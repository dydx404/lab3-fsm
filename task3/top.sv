==> flow/design.v <==
module f1_fsm (
    input logic clk,
    input logic rst,
    input logic en,
    output logic [7:0] data_out
);
    logic [7:0] out;
    typedef enum  {S0, S1, S2, S3, S4, S5, S6, S7, S8} my_state;
    my_state current_state, next_state;
    always_ff @(posedge clk, posedge rst)
        if (rst) current_state <= S0;
        else current_state <= next_state;
    always_comb
        case (current_state)
            S0: if (en) next_state = S1;
                else next_state = current_state;
            S1: if (en) next_state = S2;
                else next_state = current_state;
            S2: if (en) next_state = S3;
                else next_state = current_state;
            S3: if (en) next_state = S4;
                else next_state = current_state;
            S4: if (en) next_state = S5;
                else next_state = current_state;
            S5: if (en) next_state = S6;
                else next_state = current_state;
            S6: if (en) next_state = S7;
                else next_state = current_state;
            S7: if (en) next_state = S8;
                else next_state = current_state;
            S8: if (en) next_state = S0;
                else next_state = current_state;
            default: next_state = S0;
        endcase
    always_comb
        case (current_state)
            S0: out = 8'b0;
            S1: out = 8'b1;
            S2: out = 8'b11;
            S3: out = 8'b111;
            S4: out = 8'b1111;
            S5: out = 8'b11111;
            S6: out = 8'b111111;
            S7: out = 8'b1111111;
            S8: out = 8'b11111111;
            default: out = 8'b0;
        endcase
    assign data_out = out;
endmodule
module clktick #(
    parameter WIDTH = 16
)(
  input  logic             clk,       
  input  logic             rst,       
  input  logic             en,        
  input  logic [WIDTH-1:0] N,     	  
  output logic  		   tick       
);
logic [WIDTH-1:0] count;
always_ff @ (posedge clk)
    if (rst) begin
        tick <= 1'b0;
        count <= N;  
        end
    else if (en) begin
        if (count == 0) begin
            tick <= 1'b1;
            count <= N;
            end
        else begin
            tick <= 1'b0;
            count <= count - 1'b1;
            end
        end
endmodule
module top (
    input  logic        clk,
    input  logic        rst,
    input  logic        en,
    input  logic [15:0] N,
    output logic [7:0]  data_out    
);
    logic tick;
    clktick clkdiv (
        .clk(clk),
        .rst(rst),
        .en(en),
        .N(N),
        .tick(tick)
    );
    f1_fsm fsm (
        .clk(clk),
        .rst(rst),
        .en(tick),           
        .data_out(data_out)  
    );
endmodule
======== Tool chain data of top ========
The steps from the RTL of top to its reports follow in flow order.
Lines are those of the file above, counted from 1.
Operators carry their Yosys type and port widths (W data, S select, Z words).
Library cell names are shortened.
A cell with -- has no value.
inputs
  top module .............................. top
  clock input ............................. clk
  cell library ............................ sky130hd
  corner .................................. tt_025C_1v80

======== Elaborated design ========
Source: Yosys, flattened and elaborated, memories not mapped. Widths are those after wreduce. Registers that Yosys merges into a memory's read port (data or address) are not register bits. Print and check cells do not count. Equal cells are merged and count once.
Memory sizes are those after Yosys's memory passes, which may raise the word count (mostly to a power of two), join words into wider ones and drop unused or constant bits.
operators by class
  reductions and logical operators ........ 5
  $add $sub $neg .......................... 1
  equal/unequal tests ..................... 17
  mux-type cells .......................... 15
operators by type and width
  cell                     number
  $pmux W32 S9             1
  $mux W32                 9
  $eq A32 B3 Y1 const B    4
  $eq A32 B2 Y1 const B    2
  $mux W16                 3
  $eq A32 B1 Y1 const B    1
  $eq A32 B4 Y1 const B    1
  $logic_not A32 Y1        1
  $logic_not A28 Y1        1
  $ne A2 B2 Y1 const B     9
  $sub A16 B1 Y16 const B  1
  $logic_not A16 Y1        1
  $reduce_and A9 Y1        1
  $mux W8                  1
  $reduce_bool A2 Y1       1
  $mux W1                  1
storage and ports
  input bits .............................. 19
  memory bits (read-only) ................. 128
  register bits after elaboration ......... 49
  memory cells ............................ 1
  cells after elaboration ................. 42
memory list
  memory            words  bits a word  rd ports  write ports  line  RTL
  (name not given)  16     8            1         0            36    case (current_state)

======== Logic depth ========
Yosys ltp: most cells in a row. Word level: on the elaborated netlist, between registers, memories and ports. Mapped: between sequential cells and ports; inverters and the memories' decode and read muxes count.
logic depth
  depth in word-level cells ............... 4
  ABC_AREA ................................ 0
  depth in mapped cells ................... 7

======== Synthesis result ========
Yosys stat after the flow's synthesis: flattened, memories mapped to cells. It holds for the ABC_AREA given above (unset counts as 0); a run with the other value may have another netlist.
Totals and module areas in this step are rounded.
synthesis totals
  flip-flop cells ......................... 21
  cell count .............................. 131
  sequential area ......................... 600 µm²
  cell area after synthesis ............... 1300 µm²
cells by type
  type      number  total area (µm²)
  edfxtp_1  16      480.461
  dfrtp_1   4       100.096
  xor2_1    11      96.342
  a21oi_2   10      87.584
  nor2_1    22      82.579
  xnor2_1   5       43.792
  nand2_1   8       30.029
  ha_1      2       25.024
  o21ai_0   5       25.024
  buf_6     2       22.522
  inv_1     6       22.522
  nand3b_1  3       22.522
  nor4_4    1       21.27
  dfxtp_1   1       20.019
  mux2i_1   2       20.019
  nand4_1   3       18.768
  a41oi_2   1       16.266
  a21oi_1   3       15.014
Not listed: further types 17, cells in them 26.
By module: a second synthesis without flattening, with its own total; a netlist apart from the flattened one above.
unflattened totals
  cells (unflattened synthesis) ........... 131
  area (unflattened synthesis) ............ 1300 µm²
Rows give one instance, submodules left out.
modules
  module   cells  area (µm²)  instances  seq. area (µm²)
  clktick  98     1000        1          500
  f1_fsm   33     290         1          100
  top      0      0.0         1          0.0

======== Worst setup path after synthesis ========
Path of least setup slack by OpenSTA after synthesis, without wires, with an ideal clock, recovery checks aside; 20% of the period is set as input and as output delay. Where synthesis merged equal registers, the netlist keeps one of their names.
timing path post-synthesis
  kind .................................... register -> register
  start ................................... register clkdiv.count[0]
  end ..................................... register clkdiv.count[14]
  data arrival time ....................... 1.552 ns
  buffers on the path ..................... 0
  clock period ............................ 2.93 ns
  stages .................................. 7
  delay of the path ....................... 1.809 ns
  slack ................................... 1.120 ns
  setup time .............................. 0.257 ns
  launch time at the first pin ............ 0.000 ns
  synthesis period reached ................ 1.81 ns
"delay of the path" is the arrival time less input delay plus setup time.
"stages" counts driving pins, that of a launching flip-flop among them; a cell with two outputs on the path counts twice.
"synthesis period reached" = period - worst setup slack (recovery checks aside). The figure is calculated, with input and output delays left at 20% of the set period.
The rows between start and end are the longest chain of elaborated cells between them; the timing report does not say that the signal goes this way. Where chains are equally long, one stands for them.
A line is the first line of the expression or statement that the cell stems from. Yosys adds cells for indexed reads and writes and turns some case tables into memories.
At most two assigning lines are given for a register; there are more.
on the way, post-synthesis
  path through ............................ edfxtp_1 > inv_1 > ha_1 > nor3b_1 > nand4_1 > xor2_1 > a21oi_2
  length of the longest elaborated chain .. 4
  elaborated cells between the ends (all ways) .. 5
  RTL lines with such cells ............... 4
  classes of those cells .................. add/sub (1); mux (3); reduce/logical (1)
RTL lines, path post-synthesis
  what                line  RTL
  start: declaration  59    logic [WIDTH-1:0] count;
  start: assignment   63    count <= N;
  start: assignment   72    count <= count - 1'b1;
  $sub A16 B1 Y16     72
  $mux W16            66    if (count == 0) begin
  $mux W16            65    else if (en) begin
  $mux W16            61    if (rst) begin
  end: assignment     63
  end: assignment     72
  end: declaration    59

======== Timing after layout ========
From the final timing report of stored run 1: the path of least setup slack in the routed layout; clock arrival at registers is part of the times.
timing path after layout
  kind .................................... register -> register
  start ................................... register clkdiv.count[0]
  end ..................................... register clkdiv.count[0]
  data arrival time ....................... 1.86 ns
  clock period ............................ 1.26 ns
  buffers on the path ..................... 2
  launch time at the first pin ............ 0.31 ns
  setup time .............................. 0.23 ns
  stages .................................. 8
  slack ................................... -0.53 ns
The rows between start and end are the longest chain of elaborated cells between them; the timing report does not say that the signal goes this way. Where chains are equally long, one stands for them.
At most two assigning lines are given for a register; there are more.
on the way, after layout
  path through ............................ edfxtp_1 > inv_2 > ha_4 > nor4b_4 > buf_4 > a41oi_4 > buf_6 > mux2_4
  length of the longest elaborated chain .. 4
  elaborated cells between the ends (all ways) .. 5
  RTL lines with such cells ............... 4
  classes of those cells .................. add/sub (1); mux (3); reduce/logical (1)
RTL lines, path after layout
  what                line  RTL
  start: declaration  59    logic [WIDTH-1:0] count;
  start: assignment   63    count <= N;
  start: assignment   72    count <= count - 1'b1;
  $sub A16 B1 Y16     72
  $mux W16            66    if (count == 0) begin
  $mux W16            65    else if (en) begin
  $mux W16            61    if (rst) begin
  end: assignment     63
  end: assignment     72
  end: declaration    59

Stored flow runs of top (2 of them; Yosys, OpenROAD, sky130hd). They differ in their settings and are not a sequence. Constraints: input delay and output delay 20% of the set period each, output load 0.01 pF.
By "allowed time less slack (worst setup path)" is meant the share of the clock period that the worst setup path is allowed (20% is reserved at inputs, 20% at outputs), minus its slack. Clock arrival times at its registers enter into it.
"total power of the final layout" is the tool's figure for a default switching activity; nothing was simulated.
Measured values are rounded.

======== stored run 1 ========
==> flow/run.sh <==
#!/bin/bash
# the make line also repeats the synthesis and layout settings of config.mk as NAME=value (left out here)
make -C /OpenROAD-flow-scripts/flow DESIGN_CONFIG=/design/flow/config.mk WORK_HOME=/design/flow/orfs CLKGATE_MAP_FILE= finish
==> flow/config.mk <==
export PLATFORM = sky130hd
export DESIGN_NAME = top
export DESIGN_NICKNAME = top
export VERILOG_FILES = /design/flow/design.v
export SDC_FILE = /design/flow/constraint.sdc
export NUM_CORES = 4
export LEC_CHECK = 0
export CAP_MARGIN = 20
export CORE_MARGIN = 2
export CORE_UTILIZATION = 40
export SLEW_MARGIN = 20
==> flow/constraint.sdc <==
create_clock -name core_clock -period 1.26 [get_ports {clk}]
set_input_delay 0.2520 -clock core_clock [delete_from_list [all_inputs] [get_ports {clk}]]
set_output_delay 0.2520 -clock core_clock [all_outputs]
set_load 0.01 [all_outputs]

-------- measured, stored run 1 --------
  cell area after synthesis ............... 1300 µm²
  total negative slack on setup checks .... -12 ns
  setup slack of the worst path ........... -0.53 ns
  area of the die ......................... 3800 µm²
  allowed time less slack (worst setup path) .. 1.79 ns
  type of the worst setup path ............ register -> register
  total power of the final layout ......... 1900 µW
  standard-cell area of the final layout .. 2400 µm²

======== stored run 2 ========
==> flow/run.sh <==
#!/bin/bash
# the make line also repeats the synthesis and layout settings of config.mk as NAME=value (left out here)
make -C /OpenROAD-flow-scripts/flow DESIGN_CONFIG=/design/flow/config.mk WORK_HOME=/design/flow/orfs CLKGATE_MAP_FILE= finish
==> flow/config.mk <==
export PLATFORM = sky130hd
export DESIGN_NAME = top
export DESIGN_NICKNAME = top
export VERILOG_FILES = /design/flow/design.v
export SDC_FILE = /design/flow/constraint.sdc
export NUM_CORES = 4
export LEC_CHECK = 0
export ABC_AREA = 0
export CAP_MARGIN = 35
export CELL_PAD_IN_SITES_GLOBAL_PLACEMENT = 0
export CORE_MARGIN = 10
export CORE_UTILIZATION = 50
export CTS_CLUSTER_SIZE = 22
export MAX_ROUTING_LAYER = met5
export PLACE_DENSITY_LB_ADDON = 0.26
export SETUP_SLACK_MARGIN = 0.81
export SLEW_MARGIN = 20
export TNS_END_PERCENT = 70
==> flow/constraint.sdc <==
create_clock -name core_clock -period 2.85 [get_ports {clk}]
set_input_delay 0.5700 -clock core_clock [delete_from_list [all_inputs] [get_ports {clk}]]
set_output_delay 0.5700 -clock core_clock [all_outputs]
set_load 0.01 [all_outputs]

-------- measured, stored run 2 --------
  total power of the final layout ......... 690 µW
  allowed time less slack (worst setup path) .. 1.52 ns
  type of the worst setup path ............ register -> output
  cell area after synthesis ............... 1300 µm²
  setup slack of the worst path ........... 0.76 ns
  total negative slack on setup checks .... 0.000 ns
  area of the die ......................... 5100 µm²
  standard-cell area of the final layout .. 1700 µm²
